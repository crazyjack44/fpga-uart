==> flow/design.v <==
module reciever (
    clk,
    rstn,
    Rx_D,
    Data,
    Ready
);
    input clk;
    input rstn;
    input Rx_D;
    output reg [7:0] Data;
    output reg Ready;
reg [1:0] register;
always @(posedge clk or negedge rstn) begin
    if(!rstn)
        register <= 0;
    else begin
        register[0] <= Rx_D;
        register[1] <= register[0];
    end
end
wire edgepose;
wire edgenege;
assign edgepose = register[0]&~register[1];
assign edgenege = register[1]&~register[0];
reg [8:0]Baut_cnt;
parameter Baut = 434;
reg start_recieve;
reg[3:0]Bit_cnt;
always @(posedge clk or negedge rstn) begin
    if(!rstn)
        start_recieve <= 0;
    else if(edgenege)
        start_recieve <= 1;
    else if((Baut_cnt == Baut-1)&&(Bit_cnt == 9))
        start_recieve <= 0;
    else    start_recieve  <= start_recieve;
end
always @(posedge clk or negedge rstn) begin
    if(!rstn)
        Baut_cnt <= 0;
    else if(!start_recieve)
        Baut_cnt <= 0;
    else if(Baut_cnt == Baut-1)
        Baut_cnt <= 0;
    else    Baut_cnt<= Baut_cnt +1;
end
always @(posedge clk or negedge rstn) begin
    if(!rstn)
        Bit_cnt <= 0;
    else if(!start_recieve)
        Bit_cnt <= 0;
    else if((Baut_cnt == Baut-1)&&(Bit_cnt == 9))
        Bit_cnt <= 0;
    else if(Baut_cnt == Baut-1)
        Bit_cnt <=Bit_cnt +1;
    else    Bit_cnt <= Bit_cnt;
end
reg data_stream;
always @(posedge clk or negedge rstn) begin
    if(!rstn)
        data_stream <= 0;
    else if(start_recieve)begin
        if(Baut_cnt == Baut/2)
            data_stream <= Rx_D;
        else    data_stream <= data_stream ;
    end
    else    data_stream <= data_stream;
end
reg[7:0]r_Data;
always @(posedge clk or negedge rstn) begin
    if(!rstn)
        r_Data <= 0;
        else if(start_recieve)begin
        if(Baut_cnt == Baut/2+1)begin
        case (Bit_cnt)
    1:r_Data[7] <= data_stream;
    2:r_Data[6] <= data_stream;
    3:r_Data[5] <= data_stream;
    4:r_Data[4] <= data_stream;
    5:r_Data[3] <= data_stream;
    6:r_Data[2] <= data_stream;
    7:r_Data[1] <= data_stream;
    8:r_Data[0] <= data_stream;
    default : r_Data <= r_Data;
    endcase
        end
    else    r_Data <= r_Data;
        end
end
reg r_ready;
always @(posedge clk or negedge rstn) begin
    if(!rstn)
        r_ready <= 0;
    else if((Baut_cnt == Baut-1)&&(Bit_cnt==9))
        r_ready <= 1;
    else   r_ready <= 0;
end
always @(posedge clk) begin
    if(r_ready)
        Data <= r_Data;
    Ready <= r_ready;
end
endmodule  
module rx232top (
    clk,
    rstn,
    tx,
    Rx_D,
    busy
);
input clk;
input rstn;
input Rx_D;
output tx;
output busy;
wire [7:0] data;
wire start;
reciever reciever(
    .clk(clk),
    .rstn(rstn),
    .Rx_D(Rx_D),
    .Data(data),
    .Ready(start)
);
sender sender(
    .datain(data),
    .start(start),
    .clk(clk),
    .rstn(rstn),
    .tx(tx),
    .busy(busy)
);
endmodule  
module sender (
    datain,
    start,
    clk,
    rstn,
    tx,
    busy
);
    input     [7:0]      datain;
    input           start;
    input           clk;
    input           rstn;
    output     reg     tx;
    output     reg     busy;
reg [3:0] bit_cnt;
parameter Baut = 434;
reg Go;
reg [8:0]count;
always @(posedge clk) begin
    if(start)
        Go <= 1;
    else if((bit_cnt == 9)&&(count == Baut-1))   Go <= 0;
    else    Go <= Go;
end
always @(posedge clk or negedge rstn) begin
    if(!rstn)
        count <= 0;
    else if(Go)begin
        if(count == Baut-1)
        count <= 0;
        else    count <= count +1;
    end
end
always @(posedge clk or negedge rstn) begin
    if(!rstn)
        bit_cnt <= 0;
    else if(Go)begin
        if((bit_cnt == 9)&&(count == Baut-1))
        bit_cnt <= 0;
        else if(count == Baut-1)
        bit_cnt <= bit_cnt +1;
        else    bit_cnt <= bit_cnt;
    end
    else  bit_cnt <= bit_cnt;
end
reg r_data;
parameter start_bit = 0;
parameter end_bit = 1;
always @(*) begin
    case (bit_cnt)
        0:r_data <= start_bit;
        1:r_data <= datain[7];
        2:r_data <= datain[6];
        3:r_data <= datain[5];
        4:r_data <= datain[4];
        5:r_data <= datain[3];
        6:r_data <= datain[2];
        7:r_data <= datain[1];
        8:r_data <= datain[0];
        9:r_data <= end_bit;
        default: r_data <= end_bit;
    endcase
end
always @(posedge clk) begin
    if(Go)
        tx<= r_data;
    else    tx <= 1;
end
always @(posedge clk or negedge rstn) begin
    if(!rstn)
        busy <= 1;
    else if(start)
        busy <= 0;
    else if(!Go)
        busy <= 1;
end
endmodule  
Step by step through the tools: rx232top --
What the tools print for rx232top, step after step. Line numbers count from 1 in the design file above. Cell names lack the library's common part. A cell with - has no value.
Design: design top rx232top, clock input clk, standard-cell library sky130hd, corner tt_025C_1v80

Word-level counts --
Counts by Yosys on the flattened word-level netlist (proc, flatten, opt, wreduce; memories kept). Register bits leave out memories and registers merged into their read ports (data or address). Print and check cells are left out. Cells with the same type and inputs are merged into one.
Storage and ports: elaborated cells 80, bits in registers 51
Cells by class: $add $sub $neg 4, mux-type cells 14, bitwise operators 2, reductions and logical operators 15, equal/unequal tests 24
Operator list (count):
- 4-bit by 3-bit == test with 1-bit output with constant B | 8
- 9-bit two-way mux | 3
- 3-bit AND reduction | 8
- 4-bit two-way mux | 5
- 9-bit by 1-bit adder with 9-bit output with constant B | 2
- 9-bit by 8-bit == test with 1-bit output with constant B | 2
- 9-bit == test with constant B | 2
- 4-bit by 2-bit == test with 1-bit output with constant B | 4
- 4-bit == test with constant B | 4
- 1-bit case mux with 9-bit select | 1
- 4-bit by 1-bit adder with 4-bit output with constant B | 2
- 4-bit by 1-bit == test with 1-bit output with constant B | 2
- 1-bit two-way mux | 5
- 2-bit AND reduction | 2
- 2-bit nonzero test | 2
- 4-bit logical NOT | 1
- 3-bit inequality test with constant B | 1
- 1-bit logical AND | 2
- 2-bit inequality test with constant B | 1
- 1-bit bitwise AND | 1
- 1-bit NOT | 1

Longest topological paths --
Yosys ltp: most cells in a row. Word level: on the elaborated netlist, between registers, memories and ports. Mapped: between sequential cells and ports; inverters and the memories' decode and read muxes count.
Logic depth: depth after elaboration 4, ABC_AREA 0, mapped depth 5

Netlist --
The flow's flattened synthesis, as Yosys stat reports it; memories are mapped. The netlist is that of the ABC_AREA named above (0 if unset); the other value can give another one. Totals and module areas in this step are rounded.
Synthesis totals: mapped cells 232, synthesis area 0.00255 mm^2, buffer cells 9, mapped flip-flops 51
Cell types:
- dfrtp_1 | count 39, total area 975.936 um^2
- edfxtp_1 | count 8, total area 240.23 um^2
- ha_1 | count 13, total area 162.656 um^2
- mux2_2 | count 10, total area 112.608 um^2
- nand4b_1 | count 8, total area 70.067 um^2
- o21ai_0 | count 14, total area 70.067 um^2
- nand3_1 | count 13, total area 65.062 um^2
- dfxtp_1 | count 3, total area 60.058 um^2
- nand4_1 | count 8, total area 50.048 um^2
- a21oi_1 | count 9, total area 45.043 um^2
- inv_1 | count 12, total area 45.043 um^2
- nand2_1 | count 12, total area 45.043 um^2
- or3_1 | count 7, total area 43.792 um^2
- nor4bb_1 | count 4, total area 40.038 um^2
- xor2_1 | count 4, total area 35.034 um^2
- clkbuf_1 | count 9, total area 33.782 um^2
- nand4bb_1 | count 3, total area 33.782 um^2
- nor2_1 | count 8, total area 30.029 um^2
Other cell types: 27; their cells: 48. The figures by module come from a second, unflattened synthesis with its own total; it is not the netlist above.
Second synthesis, totals: cells (unflattened synthesis) 233, area (unflattened synthesis) 0.00257 mm^2
Each row is one instance without its submodules.
Modules:
- reciever | cells 134, area 0.00164 mm^2, times used 1
- sender | cells 99, area 0.000931 mm^2, times used 1
- rx232top | cells 0, area 0 mm^2, times used 1

Path before layout --
OpenSTA on the mapped netlist: ideal clock, no wires. The path of least setup slack (recovery checks aside). Input and output delay are each 20% of the period. Register names are those of the netlist, which keeps one name where synthesis merged equal registers.
Path after synthesis: kind register to register, start register sender.count[2], end register sender.bit_cnt[2], time at the first pin 0.000 ns, path delay 1.732 ns, period 1.62 ns, data arrival time 1.607 ns, data required time 1.495 ns, buffers on the path 0, stages on the path 4, path slack -0.112 ns, synthesis period reached 1.732 ns
"path delay" = arrival - input delay + setup time. "stages on the path" counts driving pins, that of a launching flip-flop among them; a cell with two outputs on the path counts twice. "synthesis period reached" = period - worst setup slack (recovery checks aside). The figure is calculated, with input and output delays left at 20% of the set period. Between the ends stands the longest chain of elaborated cells between them, by number of cells; it is not shown to be the way that was timed. Of several equally long chains one is given. A line is the first line of the expression or statement that the cell stems from. Yosys adds cells for indexed reads and writes and turns some case tables into memories. A register here has more assigning lines than the two given.
On the way, after synthesis: cells stage by stage dfrtp_1 or4b_4 nor4_1 mux2_2, cells in the longest elaborated chain 4, elaborated cells on any way between the ends 6
Ends and longest elaborated chain, after synthesis:
- start: declaration | RTL line 152 | reg [8:0]count;
- start: assignment | RTL line 161 | count <= 0;
- start: assignment | RTL line 165 | else    count <= count +1;
- 9-bit == test | RTL line 172 | if((bit_cnt == 9)&&(count == Baut-1))
- 1-bit logical AND | RTL line 172
- 2-bit nonzero test
- 2-bit AND reduction
- end: assignment | RTL line 175 | bit_cnt <= bit_cnt +1;
- end: assignment | RTL line 176 | else    bit_cnt <= bit_cnt;
- end: declaration | RTL line 149 | reg [3:0] bit_cnt;

Timing after layout --
Path of least setup slack in the final report of entry A (OpenROAD, finished layout, wires in). Where an end is a register, its clock arrival counts in the times.
Path after layout: kind register to register, start register sender.count[2], end register sender.bit_cnt[2], buffers on the path 0, stages on the path 4, data arrival time 2.03 ns, period 1.91 ns, time at the first pin 0.30 ns, path slack 0.07 ns, data required time 2.10 ns
Between the ends stands the longest chain of elaborated cells between them, by number of cells; it is not shown to be the way that was timed. Of several equally long chains one is given. A register here has more assigning lines than the two given.
On the way, after layout: cells stage by stage dfrtp_1 or4b_4 nor4_1 mux2_2, cells in the longest elaborated chain 4, elaborated cells on any way between the ends 6
Ends and longest elaborated chain, after layout:
- start: declaration | RTL line 152 | reg [8:0]count;
- start: assignment | RTL line 161 | count <= 0;
- start: assignment | RTL line 165 | else    count <= count +1;
- 9-bit == test | RTL line 172 | if((bit_cnt == 9)&&(count == Baut-1))
- 1-bit logical AND | RTL line 172
- 2-bit nonzero test
- 2-bit AND reduction
- end: assignment | RTL line 175 | bit_cnt <= bit_cnt +1;
- end: assignment | RTL line 176 | else    bit_cnt <= bit_cnt;
- end: declaration | RTL line 149 | reg [3:0] bit_cnt;

Lab notebook: rx232top

2 stored runs of rx232top in the flow (synthesis by Yosys, layout by OpenROAD, sky130hd cells), in arbitrary order. Constraints: input delay and output delay 20% of the set period each, output load 0.01 pF.
"period reached": clock period set for the run, less the worst setup slack. It is reckoned from that one timing run; input and output delays stay at 20% of the period that was set.
"worst path time": the worst setup path's part of the clock period (all of it between registers, 20% less for each end at a port) less its slack. A launch clock that arrives late makes it longer, a capture clock that arrives late makes it shorter.
By "total power of the final layout" is meant OpenSTA's value without simulated activity: inputs other than the clock are taken to toggle once in ten clock periods, and the tool carries that through the logic.
Values from the reports are rounded here.

[entry A] flow files
==> flow/run.sh <==
#!/bin/bash
# the make line also repeats the synthesis and layout settings of config.mk as NAME=value (left out here)
make -C /OpenROAD-flow-scripts/flow DESIGN_CONFIG=/design/flow/config.mk WORK_HOME=/design/flow/orfs CLKGATE_MAP_FILE= finish
==> flow/config.mk <==
export PLATFORM = sky130hd
export DESIGN_NAME = rx232top
export DESIGN_NICKNAME = rx232top
export VERILOG_FILES = /design/flow/design.v
export SDC_FILE = /design/flow/constraint.sdc
export NUM_CORES = 4
export LEC_CHECK = 0
export CAP_MARGIN = 20
export CELL_PAD_IN_SITES_DETAIL_PLACEMENT = 1
export CELL_PAD_IN_SITES_GLOBAL_PLACEMENT = 1
export CORE_MARGIN = 7
export CORE_UTILIZATION = 34
export CTS_CLUSTER_DIAMETER = 256
export CTS_CLUSTER_SIZE = 37
export PLACE_DENSITY = 0.41
export SLEW_MARGIN = 20
==> flow/constraint.sdc <==
create_clock -name core_clock -period 1.91 [get_ports {clk}]
set_input_delay 0.3820 -clock core_clock [delete_from_list [all_inputs] [get_ports {clk}]]
set_output_delay 0.3820 -clock core_clock [all_outputs]
set_load 0.01 [all_outputs]

[entry A] result: cell area after synthesis 0.00255 mm^2; area of the die 0.0101 mm^2; standard-cell area after layout 0.00287 mm^2; final design utilization 0.395; worst setup slack after layout 0.071 ns; total negative slack on setup checks 0.000 ns; total power of the final layout 2.37 mW; period reached 1.839 ns; worst path time 1.84 ns; worst path kind register to register

[entry B] flow files
==> flow/run.sh <==
#!/bin/bash
# the make line also repeats the synthesis and layout settings of config.mk as NAME=value (left out here)
make -C /OpenROAD-flow-scripts/flow DESIGN_CONFIG=/design/flow/config.mk WORK_HOME=/design/flow/orfs CLKGATE_MAP_FILE= finish
==> flow/config.mk <==
export PLATFORM = sky130hd
export DESIGN_NAME = rx232top
export DESIGN_NICKNAME = rx232top
export VERILOG_FILES = /design/flow/design.v
export SDC_FILE = /design/flow/constraint.sdc
export NUM_CORES = 4
export LEC_CHECK = 0
export CAP_MARGIN = 20
export CORE_MARGIN = 2
export CORE_UTILIZATION = 45
export SLEW_MARGIN = 20
==> flow/constraint.sdc <==
create_clock -name core_clock -period 1.87 [get_ports {clk}]
set_input_delay 0.3740 -clock core_clock [delete_from_list [all_inputs] [get_ports {clk}]]
set_output_delay 0.3740 -clock core_clock [all_outputs]
set_load 0.01 [all_outputs]

[entry B] result: cell area after synthesis 0.00255 mm^2; area of the die 0.00629 mm^2; standard-cell area after layout 0.00283 mm^2; final design utilization 0.513; worst setup slack after layout 0.109 ns; total negative slack on setup checks 0.000 ns; total power of the final layout 2.42 mW; period reached 1.761 ns; worst path time 1.76 ns; worst path kind register to register
